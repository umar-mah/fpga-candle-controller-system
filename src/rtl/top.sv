==> flow/design.v <==
`timescale 1ns / 1ps
module candle_controller(
    output logic [7:0] candle_state,  
    input logic [2:0] pos_to_set,      
    input logic [2:0] pos_to_clear,    
    input logic set_enable,            
    input logic clear_enable,          
    input logic sys_clk,               
    input logic clr_async              
);
    always_ff @(posedge sys_clk or posedge clr_async) begin 
        if (clr_async) 
            candle_state <= 8'b00000000;
        else begin
            if (set_enable) 
                candle_state[pos_to_set] <= 1;     
            if (clear_enable)
                candle_state[pos_to_clear] <= 0;   
        end
    end
endmodule
`timescale 1ns / 1ps
module debounce_and_oneshot(
    output reg out,
    input btn,
    input clk_50MHz,
    input rst
);
parameter MINWIDTH = 50; 
parameter COUNTERWIDTH = 32;
reg [COUNTERWIDTH-1:0] counter;  
reg shot; 
always @(posedge clk_50MHz or posedge rst) begin
    if (rst) begin
        counter <= 0;
        out <= 1'b0;
        shot <= 1'b0;
    end else begin
        if (~btn) begin
            counter <= 0;
            out <= 1'b0;
            shot <= 1'b0;
        end else if (counter < MINWIDTH) begin
            counter <= counter + 1;
            out <= 1'b0;
            shot <= 1'b0;
        end else begin
            counter <= counter;  
            if (shot == 0) begin
                shot <= 1'b1;
                out <= 1'b1;
            end else begin
                out <= 1'b0;
            end
        end
    end
end
endmodule
`timescale 1ns / 1ps
module extinguisher(
    input logic [2:0] position,  
    input logic enable,
    input logic sys_clk,
    output logic extinguish, 
    input logic clr_n
);
    logic [3:0] counter;  
    always_ff @(posedge sys_clk or negedge clr_n) begin
        if (!clr_n)
            counter <= 0;  
        else
            counter <= counter + 1; 
    end
    always_ff @(posedge sys_clk) begin
        if (enable && (counter[2:0] == position))  
            extinguish <= 1;   
        else
            extinguish <= 0;
    end
endmodule
`timescale 1ns / 1ps
module igniter(
    output logic [2:0] position_q,  
    input logic sys_clk,             
    input logic clr_n,              
    input logic enable_move,         
    input logic [3:0] delta          
);
    logic [2:0] position_d;         
    always_comb begin
        if (enable_move)
            position_d = (position_q + delta[2:0]) % 8;   
        else
            position_d = position_q; 
    end
    always_ff @(posedge sys_clk or negedge clr_n) begin
        if (!clr_n) begin
            position_q <= 3'b000;  
        end else begin
            position_q <= position_d; 
        end
    end
endmodule
`timescale 1ns / 1ps 
module top (
    input wire CLK100MHZ, 
    input wire BTNR,           
    input wire BTNC,           
    input wire [3:0] SW,       
    output wire [7:0] LED      
);
    logic btn_pulse;
    logic [7:0] candle_state;
    logic [2:0] match_position;
    logic extinguish;
    debounce_and_oneshot debounce_inst (
        .out(btn_pulse),     
        .btn(BTNC),          
        .clk_50MHz(CLK100MHZ), 
        .rst(BTNR)
    );
    igniter igniter_inst (
        .position_q(match_position),
        .sys_clk(CLK100MHZ),
        .clr_n(~BTNR),
        .enable_move(btn_pulse), 
        .delta(SW)
    );
    candle_controller candle_ctrl_inst (
        .candle_state(candle_state),
        .pos_to_set(match_position),
        .pos_to_clear(3'b000),
        .set_enable(btn_pulse), 
        .clear_enable(extinguish), 
        .sys_clk(CLK100MHZ),
        .clr_async(BTNR)
    );
    extinguisher extinguisher_inst (
        .position(match_position), 
        .enable(btn_pulse), 
        .sys_clk(CLK100MHZ),
        .extinguish(extinguish),
        .clr_n(~BTNR)
    );
    assign LED = candle_state;
endmodule
# Tool chain data of top
# The steps from the RTL of top to its reports follow in flow order.
# Line numbers count from 1 in the design file above.
# Cell names lack the library's common part.
# Not given: n/a
[inputs]
top = "top"
clock_port = "CLK100MHZ"
library = "sky130hd"
corner = "tt_025C_1v80"

# Word-level counts
# Source: Yosys, flattened and elaborated, memories not mapped. Widths are those after wreduce. Registers that Yosys merges into a memory's read port (data or address) are not register bits. Print and check cells do not count. Equal cells are merged and count once.
[op_classes]
compare = 1
muxes = 10
shift = 1
bitwise = 3
add_sub_neg = 4
reduce_and_logical = 2
equal = 2
[ops]
columns = ["cell", "count"]
rows = [
  ["32-bit 2-to-1 mux", 2],
  ["32-bit by 1-bit adder with 32-bit output with constant B", 1],
  ["32-bit by 6-bit less-than comparator with 1-bit output with constant B", 1],
  ["1-bit by 4-bit variable shift with 8-bit output with constant A", 1],
  ["8-bit bitwise AND", 1],
  ["8-bit bitwise OR", 1],
  ["8-bit inverter", 1],
  ["8-bit 2-to-1 mux", 1],
  ["1-bit 2-to-1 mux", 7],
  ["3-bit negation with 4-bit output", 1],
  ["4-bit by 1-bit adder with 4-bit output with constant B", 1],
  ["3-bit adder", 1],
  ["3-bit equality test", 1],
  ["2-bit by 1-bit != test with 1-bit output with constant B", 1],
  ["2-bit nonzero test", 1],
  ["1-bit logical AND", 1],
]
[bits]
reg_bits = 50

# Longest topological paths
# Longest topological path by Yosys (ltp), each cell counted once; first at word level (registers and memories cut), then after technology mapping (sequential cells cut; the memories' decode and read muxes count).
[logic_depth]
ltp_word = 7
abc_area = 0
ltp_mapped = 7
mapped_depth_nobuf = 7

# After synthesis
# Source: synth_stat.txt of the flow (Yosys; design flattened, memories mapped). It holds for the ABC_AREA given above (unset counts as 0); a run with the other value may have another netlist.
[synth_totals]
cell_count = 155
seq_area_um2 = 1221.2
buf_cells = 5
ff_cells = 49
synth_area_um2 = 1980.6
[types]
columns = ["type", "count", "type_area_um2"]
rows = [
  ["dfrtp_1", 48, 1.2E+03],
  ["and2_1", 27, 168.912],
  ["ha_1", 7, 87.584],
  ["a31o_2", 6, 52.55],
  ["xnor2_1", 6, 52.55],
  ["xor2_1", 5, 43.792],
  ["nor4_2", 3, 37.536],
  ["nor2b_1", 5, 31.28],
  ["inv_1", 6, 22.522],
  ["nand2_1", 6, 22.522],
  ["nor2_1", 6, 22.522],
  ["dfxtp_1", 1, 20.019],
  ["fa_1", 1, 20.019],
  ["mux2i_1", 2, 20.019],
  ["clkbuf_1", 5, 18.768],
  ["nor3b_4", 1, 18.768],
  ["nor4_1", 3, 18.768],
  ["nand3_1", 3, 15.014],
]
# Other cell types: 11; their cells: 14.
# The figures by module come from a second, unflattened synthesis with its own total; it is not the netlist above.
[hier_totals]
hier_cells = 172
hier_area_um2 = 2113.3
# Rows give one instance, submodules left out.
[modules]
columns = ["mod", "area_um2", "mod_seq_area_um2", "n_inst", "cells"]
rows = [
  ["debounce_and_oneshot", 1295.0, 850.8, 1, 97],
  ["candle_controller", 504.2, 200.2, 1, 52],
  ["extinguisher", 155.1, 95.1, 1, 11],
  ["igniter", 151.4, 75.1, 1, 10],
  ["top", 7.5, 0.0, 1, 2],
]

# Timing after synthesis
# Path of least setup slack by OpenSTA after synthesis, without wires, with an ideal clock, recovery checks aside; 20% of the period is set as input and as output delay. Where synthesis merged equal registers, the netlist keeps one of their names.
[synth_timing]
path_kind = "reg2reg"
start = "register debounce_inst.counter[6]"
end = "register debounce_inst.counter[4]"
tclk_ns = 1.51
n_path_buf = 0
path_stages = 6
t_first_pin_ns = 0.000
arrival_ns = 1.526
delay_ns = 1.605
slack_ns = -0.096
synth_period_reached_ns = 1.606
# "delay_ns" = arrival - input delay + setup time.
# "path_stages": output pins that drive a net of the path, with the launching flip-flop's if there is one; two outputs of one cell count as two.
# "synth_period_reached_ns" = period - worst setup slack (recovery checks aside). The figure is calculated, with input and output delays left at 20% of the set period.
# Between the ends stands the longest chain of elaborated cells between them, by number of cells; it is not shown to be the way that was timed. Of several equally long chains one is given.
# A line is the first line of the expression or statement that the cell stems from. Yosys adds cells for indexed reads and writes and turns some case tables into memories.
# A register here has more assigning lines than the two given.
[synth_via]
cell_sequence = "dfrtp_1 > nor4_2 > nand4_2 > nor3b_4 > and4_1 > mux2i_1"
elab_chain_cells = 3
[synth_lines]
columns = ["item", "line", "source"]
rows = [
  ["start, declared", 31, "reg [COUNTERWIDTH-1:0] counter;"],
  ["start, assigned", 44, "counter <= counter + 1;"],
  ["start, assigned", 48, "counter <= counter;"],
  ["32-bit by 6-bit less-than comparator with 1-bit output", 43, "end else if (counter < MINWIDTH) begin"],
  ["32-bit 2-to-1 mux", 43, ""],
  ["32-bit 2-to-1 mux", 39, "if (~btn) begin"],
  ["end, assigned", 44, ""],
  ["end, assigned", 48, ""],
  ["end, declared", 31, ""],
]

# Worst path after layout
# Path of least setup slack in the final report of record 1 (OpenROAD, finished layout, wires in). Where an end is a register, its clock arrival counts in the times.
[layout_timing]
path_kind = "reg2reg"
start = "register debounce_inst.counter[26]"
end = "register debounce_inst.counter[4]"
path_stages = 6
slack_ns = -0.53
t_first_pin_ns = 0.30
n_path_buf = 0
tclk_ns = 1.13
arrival_ns = 1.88
# Between the ends stands the longest chain of elaborated cells between them, by number of cells; it is not shown to be the way that was timed. Of several equally long chains one is given.
# A register here has more assigning lines than the two given.
[layout_via]
cell_sequence = "dfrtp_1 > nor4_4 > nand4_2 > nor3b_4 > and4_1 > mux2i_1"
elab_chain_cells = 3
[layout_lines]
columns = ["item", "line", "source"]
rows = [
  ["start, declared", 31, "reg [COUNTERWIDTH-1:0] counter;"],
  ["start, assigned", 44, "counter <= counter + 1;"],
  ["start, assigned", 48, "counter <= counter;"],
  ["32-bit by 6-bit less-than comparator with 1-bit output", 43, "end else if (counter < MINWIDTH) begin"],
  ["32-bit 2-to-1 mux", 43, ""],
  ["32-bit 2-to-1 mux", 39, "if (~btn) begin"],
  ["end, assigned", 44, ""],
  ["end, assigned", 48, ""],
  ["end, declared", 31, ""],
]

# Top module top; platform sky130hd; tools Yosys and OpenROAD; 2 stored runs in no particular order. Input and output delays are each 20% of the period that was set; the output load is 0.01 pF.
# "achievedPeriod_ns": clock period set for the run, less the worst setup slack. It is reckoned from that one timing run; input and output delays stay at 20% of the period that was set.
# By "worstPathTime_ns" is meant the share of the clock period that the worst setup path is allowed (20% is reserved at inputs, 20% at outputs), minus its slack. Clock arrival times at its registers enter into it.
# "fin_power_uw": no workload was simulated; the value follows from the tool's default switching activity.

[[run]]
name = "record 1"
[run.settings]
period_ns = 1.13
CORE_UTILIZATION = 38
SETUP_SLACK_MARGIN = 0.03
PLACE_DENSITY_LB_ADDON = 0.11
HOLD_SLACK_MARGIN = 0.07
CORE_ASPECT_RATIO = 1.11
CELL_PAD_IN_SITES_GLOBAL_PLACEMENT = 2
CELL_PAD_IN_SITES_DETAIL_PLACEMENT = 1
CAP_MARGIN = 20
CORE_MARGIN = 2
SLEW_MARGIN = 20
[run.results]
worstPathTime_ns = 1.66
worst_setup_path_type = "reg2reg"
final_stdcell_area_um2 = 2621.3
synthesis_area_um2 = 1980.6
fin_tns_ns = -4.583
timing.setup.ws_ns = -0.527
finish.utilization_pct = 52.4
fin_power_uw = 3079
dieArea_um2 = 5806.7
achievedPeriod_ns = 1.657

[[run]]
name = "record 2"
[run.settings]
period_ns = 1.22
CORE_UTILIZATION = 19
SETUP_SLACK_MARGIN = 0.07
CORE_MARGIN = 10
CELL_PAD_IN_SITES_DETAIL_PLACEMENT = 2
CTS_CLUSTER_SIZE = 79
CTS_CLUSTER_DIAMETER = 345
MIN_ROUTING_LAYER = "met2"
MAX_ROUTING_LAYER = "met4"
CAP_MARGIN = 20
SLEW_MARGIN = 20
[run.results]
worstPathTime_ns = 1.70
worst_setup_path_type = "reg2reg"
final_stdcell_area_um2 = 2753.9
synthesis_area_um2 = 1980.6
fin_tns_ns = -4.399
timing.setup.ws_ns = -0.479
finish.utilization_pct = 26.9
fin_power_uw = 3139
dieArea_um2 = 14908.4
achievedPeriod_ns = 1.699
